==> flow/design.v <==
`timescale 1us/1us
module ProximitySensor(output reg trigger, input echo, input clk, output reg isCrash);  
  reg [31:0] counter = 32'b0;
  reg [31:0] distance = 100000;
  reg [31:0] echo_cntr = 32'b0;
  always@(posedge clk)
    begin
        if(counter <= 1000)
            begin
              trigger = 1'b1;
            end
        else
            begin
              trigger = 1'b0;
            end
        if(echo)
            begin
              echo_cntr <= echo_cntr + 1;
            end
        else
            begin
              if(echo_cntr)
                begin
                    if(echo_cntr < distance)
                        begin
                          isCrash = 1'b1;
                        end
                    else
                        begin
                          isCrash = 0;
                        end
                end
            end
            if(counter == 3000000)
                begin
                    trigger <= 0;
                    counter <= 0;
                    echo_cntr <= 1'b0;
                end
            else
                begin
                  counter <= counter +1;
                end
    end
endmodule
Tool chain data of ProximitySensor
Tool output for the design above, in the order of the flow.
Lines are those of the file above, counted from 1.
Cell names lack the library's common part.
Not given: -
Inputs
  top: ProximitySensor
  clock input: clk
  standard-cell library: sky130hd
  corner: tt_025C_1v80

After elaboration
Counts by Yosys on the flattened word-level netlist (proc, flatten, opt, wreduce; memories kept). Register bits leave out memories and registers merged into their read ports (data or address); mux counts leave out enables and synchronous resets folded into registers. Print and check cells are left out. Cells with the same type and inputs are merged into one.
Storage and ports
  clocked read ports x word width: 0
  input port bits: 2
  memories: 0
  ROM bits: 0
  bits in registers: 66
  RAM bits: 0
  latch bits: 0
Operators by class
  order comparisons: 2
  multiply operators: 0
  multiplexer cells: 2
  equal/unequal tests: 1
  shifts and indexed selects: 0
  bitwise logic cells: 1
  $add $sub $neg: 2
  reductions and logical operators: 2
  divide/modulo/power cells: 0
Operators by type and width (number)
  adder 32 x 1 -> 32 bit with constant B: 2
  less-or-equal comparator 32 x 10 -> 1 bit with constant B: 1
  less-than comparator 32 x 17 -> 1 bit with constant B: 1
  == test 32 x 22 -> 1 bit with constant B: 1
  nonzero test 32 bit: 1
  AND reduction 2 bit: 1
  two-way mux 1 bit: 2
  NOT 1 bit: 1

Depth
Longest topological path by Yosys (ltp), each cell counted once; first at word level (registers and memories cut), then after technology mapping (sequential cells cut; the memories' decode and read muxes count).
Depth
  depth after elaboration: 2
  ABC_AREA: 0
  gate-level depth with buffers: 7

After synthesis
Yosys stat after the flow's synthesis: flattened, memories mapped to cells. It holds for the ABC_AREA given above (unset counts as 0); a run with the other value may have another netlist.
Synthesis totals
  mapped area: 0.0033495 mm²
  cell count: 380
  flip-flop cells: 66
Cells by type (number)
  dfxtp_1: 65
  xnor2_1: 23
  nand4_1: 28
  xor2_1: 14
  a21oi_1: 24
  or4_1: 15
  nand3_1: 21
  o31ai_1: 14
  nor2_1: 26
  buf_6: 8
  and4_1: 10
  nand2_1: 23
  nor4_1: 12
  ha_1: 4
  nor3_1: 10
  and2_1: 7
  and3_1: 7
  inv_1: 11
Other cell types: 27; their cells: 58.

Timing after synthesis
Source: OpenSTA report_checks on the synthesized netlist (no wires, ideal clock, input and output delay 20% of the period each), path of least setup slack; recovery checks are left aside. Register names are those of the netlist, which keeps one name where synthesis merged equal registers.
Timing path post-synthesis
  path type: register to register
  start point: register counter[17]
  end point: register counter[15]
  path delay: 1687 ps
  period: 2020 ps
  buffers on the path: 2
  stages: 7
  setup slack: 334 ps
  arrival: 1557 ps
  period reached after synthesis: 1686 ps
"path delay" is the arrival time less input delay plus setup time.
"stages": output pins that drive a net of the path, with the launching flip-flop's if there is one; two outputs of one cell count as two.
"period reached after synthesis" is the clock period less the worst setup slack; recovery checks do not enter. This is arithmetic on one report: input and output delays are still those of the set period (20% each).
Between the ends stands the longest chain of elaborated cells between them, by number of cells; it is not shown to be the way that was timed. Of several equally long chains one is given.
Each line given opens the expression or statement behind the cell; cells for indexed reads and writes are added by Yosys, which also makes memories of some case tables.
Between the ends, post-synthesis
  cell sequence: dfxtp_1 buf_6 nor4_2 nand4_1 nor4_4 buf_6 a21oi_1
  length of the longest elaborated chain: 1
RTL lines, path post-synthesis
  start: declaration: line 3  | reg [31:0] counter = 32'b0;
  start: assignment: line 37  | counter <= 0;
  start: assignment: line 42  | counter <= counter +1;
  == test 32 x 22 -> 1 bit: line 34  | if(counter == 3000000)
  end: assignment: line 37
  end: assignment: line 42
  end: declaration: line 3

Timing after layout
From the final timing report of run A: the path of least setup slack in the routed layout; clock arrival at registers is part of the times.
The report prints the path's times to 10 ps; the period is as set.
Timing path post-layout
  path type: input to register
  start point: input echo
  end point: register echo_cntr[29]
  period: 2870 ps
  stages: 5
  external input delay: 570 ps
  arrival: 2560 ps
  setup slack: 580 ps
  buffers on the path: 1
Between the ends, post-layout
  cell sequence: clkdlybuf4s50_1 and4_1 nand4_4 or4_4 a21oi_2
RTL lines, path post-layout
  start: declaration: line 2  | module ProximitySensor(output reg trigger, input echo, input clk, output reg isCrash);
  end: assignment: line 18  | echo_cntr <= echo_cntr + 1;
  end: assignment: line 38  | echo_cntr <= 1'b0;
  end: declaration: line 5  | reg [31:0] echo_cntr = 32'b0;
Chain of elaborated cells between the ends: none given.

==> results <==
Top module ProximitySensor; platform sky130hd; tools Yosys and OpenROAD; 2 stored runs in no particular order. Input and output delays are each 20% of the period that was set; the output load is 0.01 pF.
"period achieved" = clock period - worst setup slack. The figure is calculated, with input and output delays left at 20% of the set period.
"critical path time": the worst setup path's part of the clock period (all of it between registers, 20% less for each end at a port) less its slack. A launch clock that arrives late makes it longer, a capture clock that arrives late makes it shorter.
By "total power after layout" is meant OpenSTA's value without simulated activity: inputs other than the clock are taken to toggle once in ten clock periods, and the tool carries that through the logic.
"critical path time" is given in steps of 10 ps.

==> run A: settings <==
{ "period_ns": 2.87, "CAP_MARGIN": 20, "CORE_MARGIN": 2, "CORE_UTILIZATION": 40, "SLEW_MARGIN": 20 }
==> run A: results <==
mapped cell area after synthesis: 0.0033495 mm²
full die area: 0.0091212 mm²
std-cell area (final layout): 0.0035459 mm²
utilization in the final report: 43.4 %
setup slack of the critical path: 584 ps
summed negative setup slack: 0 ps
worst hold slack in the final report: 469 ps
total power after layout: 1.960 mW
period achieved: 2286 ps
critical path time: 1710 ps
type of the worst setup path: input to register

==> run B: settings <==
{ "period_ns": 1.0, "CORE_UTILIZATION": 60, "SETUP_SLACK_MARGIN": 0.06, "PLACE_DENSITY": 0.86, "CORE_MARGIN": 6, "CELL_PAD_IN_SITES_GLOBAL_PLACEMENT": 0, "CELL_PAD_IN_SITES_DETAIL_PLACEMENT": 2, "TNS_END_PERCENT": 60, "GPL_ROUTABILITY_DRIVEN": 0, "CTS_CLUSTER_DIAMETER": 58, "CAP_MARGIN": 20, "SLEW_MARGIN": 20 }
==> run B: results <==
unfinished; error DPL-0033 in placement
